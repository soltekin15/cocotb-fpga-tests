==> flow/design.v <==
module simple_fifo #(
    parameter DATA_WIDTH = 8,
    parameter DEPTH = 4
)(
    input  wire                    clk,
    input  wire                    rst_n,
    input  wire                    wr_en,
    input  wire [DATA_WIDTH-1:0]   wr_data,
    output wire                    full,
    input  wire                    rd_en,
    output reg  [DATA_WIDTH-1:0]   rd_data,
    output wire                    empty
);
reg [DATA_WIDTH-1:0] memory [0:DEPTH-1];
reg [2:0] wr_ptr, rd_ptr;
reg [2:0] count;
assign full = (count == DEPTH);
assign empty = (count == 0);
always @(posedge clk or negedge rst_n) begin
    if (!rst_n) begin
        wr_ptr <= 0;
        rd_ptr <= 0;
        count <= 0;
        rd_data <= 8'h00;   
    end else begin
        case ({wr_en && !full, rd_en && !empty})
            2'b10: count <= count + 1;   
            2'b01: count <= count - 1;   
            2'b11: count <= count;       
            2'b00: count <= count;       
        endcase
        if (wr_en && !full) begin
            memory[wr_ptr] <= wr_data;
            wr_ptr <= (wr_ptr + 1) % DEPTH;
        end
        if (rd_en && !empty) begin
            rd_data <= memory[rd_ptr];
            rd_ptr <= (rd_ptr + 1) % DEPTH;
        end
    end
end
endmodule
# From RTL to reports: simple_fifo
# The steps from the RTL of simple_fifo to its reports follow in flow order.
# Line numbers count from 1 in the design file above.
# A cell with n/a has no value.
dict set report setup {
  top_module {simple_fifo}
  clk_port {clk}
  lib {sky130hd}
  pvt_corner {tt_025C_1v80}
}

# After elaboration
# Source: Yosys, flattened and elaborated. Widths are those after wreduce. Registers that Yosys merges into a memory's read port (data or address) are not register bits. Print and check cells do not count. Equal cells are merged and count once.
dict set report bits {
  out_inout_bits 10
  regBits 47
  in_bits 12
}
dict set report classes {
  n_addsub 4
  reduce_logical 13
  n_mux 2
  eq_ne 10
}
# cell n
set op_table {}
lappend op_table {{8-bit case mux with 4-bit select} 1}
lappend op_table {{2-bit == test with constant B} 6}
lappend op_table {{3-bit AND reduction} 4}
lappend op_table {{2-bit by 1-bit == test with 1-bit output with constant B} 3}
lappend op_table {{2-bit logical NOT} 3}
lappend op_table {{3-bit case mux with 2-bit select} 1}
lappend op_table {{2-bit by 1-bit adder with 2-bit output with constant B} 2}
lappend op_table {{3-bit by 1-bit adder with 3-bit output with constant B} 1}
lappend op_table {{3-bit by 1-bit subtractor with 3-bit output with constant B} 1}
lappend op_table {{3-bit == test with constant B} 1}
lappend op_table {{3-bit logical NOT} 1}
lappend op_table {{1-bit logical AND} 2}
lappend op_table {{1-bit logical NOT} 2}
lappend op_table {{2-bit OR reduction} 1}

# Longest topological paths
# Longest topological path by Yosys (ltp), each cell counted once; first at word level (registers and memories cut), then after technology mapping (sequential cells cut; the memories' decode and read muxes count).
dict set report logic_depth {
  word_depth 5
  ABC_AREA 1
  ltp_mapped 11
  ltp_nobuf 11
}

# After synthesis
# Yosys stat after the flow's synthesis: flattened, memories mapped to cells. It holds for the ABC_AREA given above (unset counts as 0); a run with the other value may have another netlist.
# The area totals of this step are shown rounded.
# type n area_total_um2
set by_type {}
lappend by_type {sky130_fd_sc_hd__edfxtp_1 32 960.922}
lappend by_type {sky130_fd_sc_hd__dfrtp_1 15 375.36}
lappend by_type {sky130_fd_sc_hd__nand2_1 66 247.738}
lappend by_type {sky130_fd_sc_hd__ha_1 9 112.608}
lappend by_type {sky130_fd_sc_hd__inv_1 25 93.84}
lappend by_type {sky130_fd_sc_hd__nand3_1 11 55.053}
lappend by_type {sky130_fd_sc_hd__nor2_1 12 45.043}
lappend by_type {sky130_fd_sc_hd__o21ai_0 7 35.034}
lappend by_type {sky130_fd_sc_hd__nand2_4 2 22.522}
lappend by_type {sky130_fd_sc_hd__fa_1 1 20.019}
lappend by_type {sky130_fd_sc_hd__xor2_2 1 16.266}
lappend by_type {sky130_fd_sc_hd__buf_8 1 15.014}
lappend by_type {sky130_fd_sc_hd__clkbuf_8 1 13.763}
lappend by_type {sky130_fd_sc_hd__nor2_4 1 11.261}
lappend by_type {sky130_fd_sc_hd__clkbuf_2 2 10.01}
lappend by_type {sky130_fd_sc_hd__o21ai_1 2 10.01}
lappend by_type {sky130_fd_sc_hd__xnor2_1 1 8.758}
lappend by_type {sky130_fd_sc_hd__xor2_1 1 8.758}
# Other cell types: 5; their cells: 5.
dict set report mapped {
  cells 195
  seqArea_um2 1336
  synth_area_um2 2093
  ffs 47
}

# Timing after synthesis
# Source: OpenSTA report_checks on the synthesized netlist (no wires, ideal clock, input and output delay 20% of the period each), path of least setup slack; recovery checks are left aside. Register names are those of the netlist, which keeps one name where synthesis merged equal registers.
dict set report synth_timing {
  path_type {input to register}
  start {input rd_en}
  end {register count[2]}
  input_delay_ns 0.526
  t_first_pin_ns 0.526
  t_required_ns 2.513
  setup_time_ns 0.117
  path_delay_ns 1.327
  tclk_ns 2.63
  path_slack_ns 0.777
  stages 9
  path_buffers 1
  t_arrival_ns 1.736
  synth_period_reached_ns 1.853
}
# "path_delay_ns" = arrival - input delay + setup time.
# "stages": output pins that drive a net of the path, with the launching flip-flop's if there is one; two outputs of one cell count as two.
# "synth_period_reached_ns" = period - worst setup slack (recovery checks aside). The figure is calculated, with input and output delays left at 20% of the set period.
# The rows between start and end are the longest chain of elaborated cells between them; the timing report does not say that the signal goes this way. Where chains are equally long, one stands for them.
# A line is the first line of the expression or statement that the cell stems from. Yosys adds cells for indexed reads and writes and turns some case tables into memories.
# At most two assigning lines are given for a register; there are more.
dict set report synth_via {
  path_cell_list {sky130_fd_sc_hd__clkbuf_8 sky130_fd_sc_hd__nand2_4 sky130_fd_sc_hd__inv_1 sky130_fd_sc_hd__ha_1 sky130_fd_sc_hd__inv_1 sky130_fd_sc_hd__fa_1 sky130_fd_sc_hd__or2_2 sky130_fd_sc_hd__nand4_1 sky130_fd_sc_hd__nand2_1}
  elab_chain_cells 3
  cells_between 7
}
# element line
set synth_rtl {}
lappend synth_rtl {{start: declaration} 10} ;# input  wire                    rd_en,
lappend synth_rtl {{1-bit logical AND} 26} ;# case ({wr_en && !full, rd_en && !empty})
lappend synth_rtl {{2-bit by 1-bit == test with 1-bit output} 26}
lappend synth_rtl {{3-bit case mux with 2-bit select} 26}
lappend synth_rtl {{end: assignment} 27} ;# 2'b10: count <= count + 1;
lappend synth_rtl {{end: assignment} 28} ;# 2'b01: count <= count - 1;
lappend synth_rtl {{end: declaration} 16} ;# reg [2:0] count;

# Path in the finished layout
# Path of least setup slack in the final report of flow run A (OpenROAD, finished layout, wires in). Where an end is a register, its clock arrival counts in the times.
dict set report layout_timing {
  path_type {register to register}
  start {register count[0]}
  end {register count[2]}
  t_arrival_ns 1.93
  path_slack_ns -0.27
  t_first_pin_ns 0.30
  setup_time_ns 0.10
  path_buffers 0
  t_required_ns 1.66
  stages 10
  tclk_ns 1.46
}
# The rows between start and end are the longest chain of elaborated cells between them; the timing report does not say that the signal goes this way. Where chains are equally long, one stands for them.
# At most two assigning lines are given for a register; there are more.
dict set report layout_via {
  path_cell_list {sky130_fd_sc_hd__dfrtp_1 sky130_fd_sc_hd__nor2_4 sky130_fd_sc_hd__nand2_4 sky130_fd_sc_hd__nand2_4 sky130_fd_sc_hd__ha_4 sky130_fd_sc_hd__inv_2 sky130_fd_sc_hd__fa_2 sky130_fd_sc_hd__or2_4 sky130_fd_sc_hd__nand4_1 sky130_fd_sc_hd__nand2_1}
  elab_chain_cells 5
  cells_between 14
}
# element line
set layout_rtl {}
lappend layout_rtl {{start: declaration} 16} ;# reg [2:0] count;
lappend layout_rtl {{start: assignment} 27} ;# 2'b10: count <= count + 1;
lappend layout_rtl {{start: assignment} 28} ;# 2'b01: count <= count - 1;
lappend layout_rtl {{3-bit logical NOT} 18} ;# assign empty = (count == 0);
lappend layout_rtl {{1-bit logical NOT} 26} ;# case ({wr_en && !full, rd_en && !empty})
lappend layout_rtl {{1-bit logical AND} 26}
lappend layout_rtl {{2-bit by 1-bit == test with 1-bit output} 26}
lappend layout_rtl {{3-bit case mux with 2-bit select} 26}
lappend layout_rtl {{end: assignment} 27}
lappend layout_rtl {{end: assignment} 28}
lappend layout_rtl {{end: declaration} 16}

# Record of 2 stored runs of the RTL-to-layout flow on simple_fifo, platform sky130hd. The runs are unordered. Constraints: input delay and output delay 20% of the set period each, output load 0.01 pF.
# "total_power_uw" is the tool's figure for a default switching activity; nothing was simulated.
# Measured values are rounded.
run="flow run A" settings period_ns=1.46 CORE_UTILIZATION=27 SETUP_SLACK_MARGIN=0.26 PLACE_DENSITY=0.94 CORE_MARGIN=10 CELL_PAD_IN_SITES_GLOBAL_PLACEMENT=1 CELL_PAD_IN_SITES_DETAIL_PLACEMENT=1 TNS_END_PERCENT=70 ABC_AREA=1 SLEW_MARGIN=40 CAP_MARGIN=20
run="flow run A" results synth_chip_area_um2=2093 die_um2=11670 final_cell_area_um2=3043 timing.setup.ws_ns=-0.270 total_negative_slack_ns=-3.079 total_power_uw=5856
run="flow run B" settings period_ns=2.05 CORE_UTILIZATION=22 CAP_MARGIN=20 CORE_MARGIN=2 SLEW_MARGIN=20
run="flow run B" results synth_chip_area_um2=1971 die_um2=9731 final_cell_area_um2=2471 timing.setup.ws_ns=0.118 total_negative_slack_ns=0.000 total_power_uw=3162
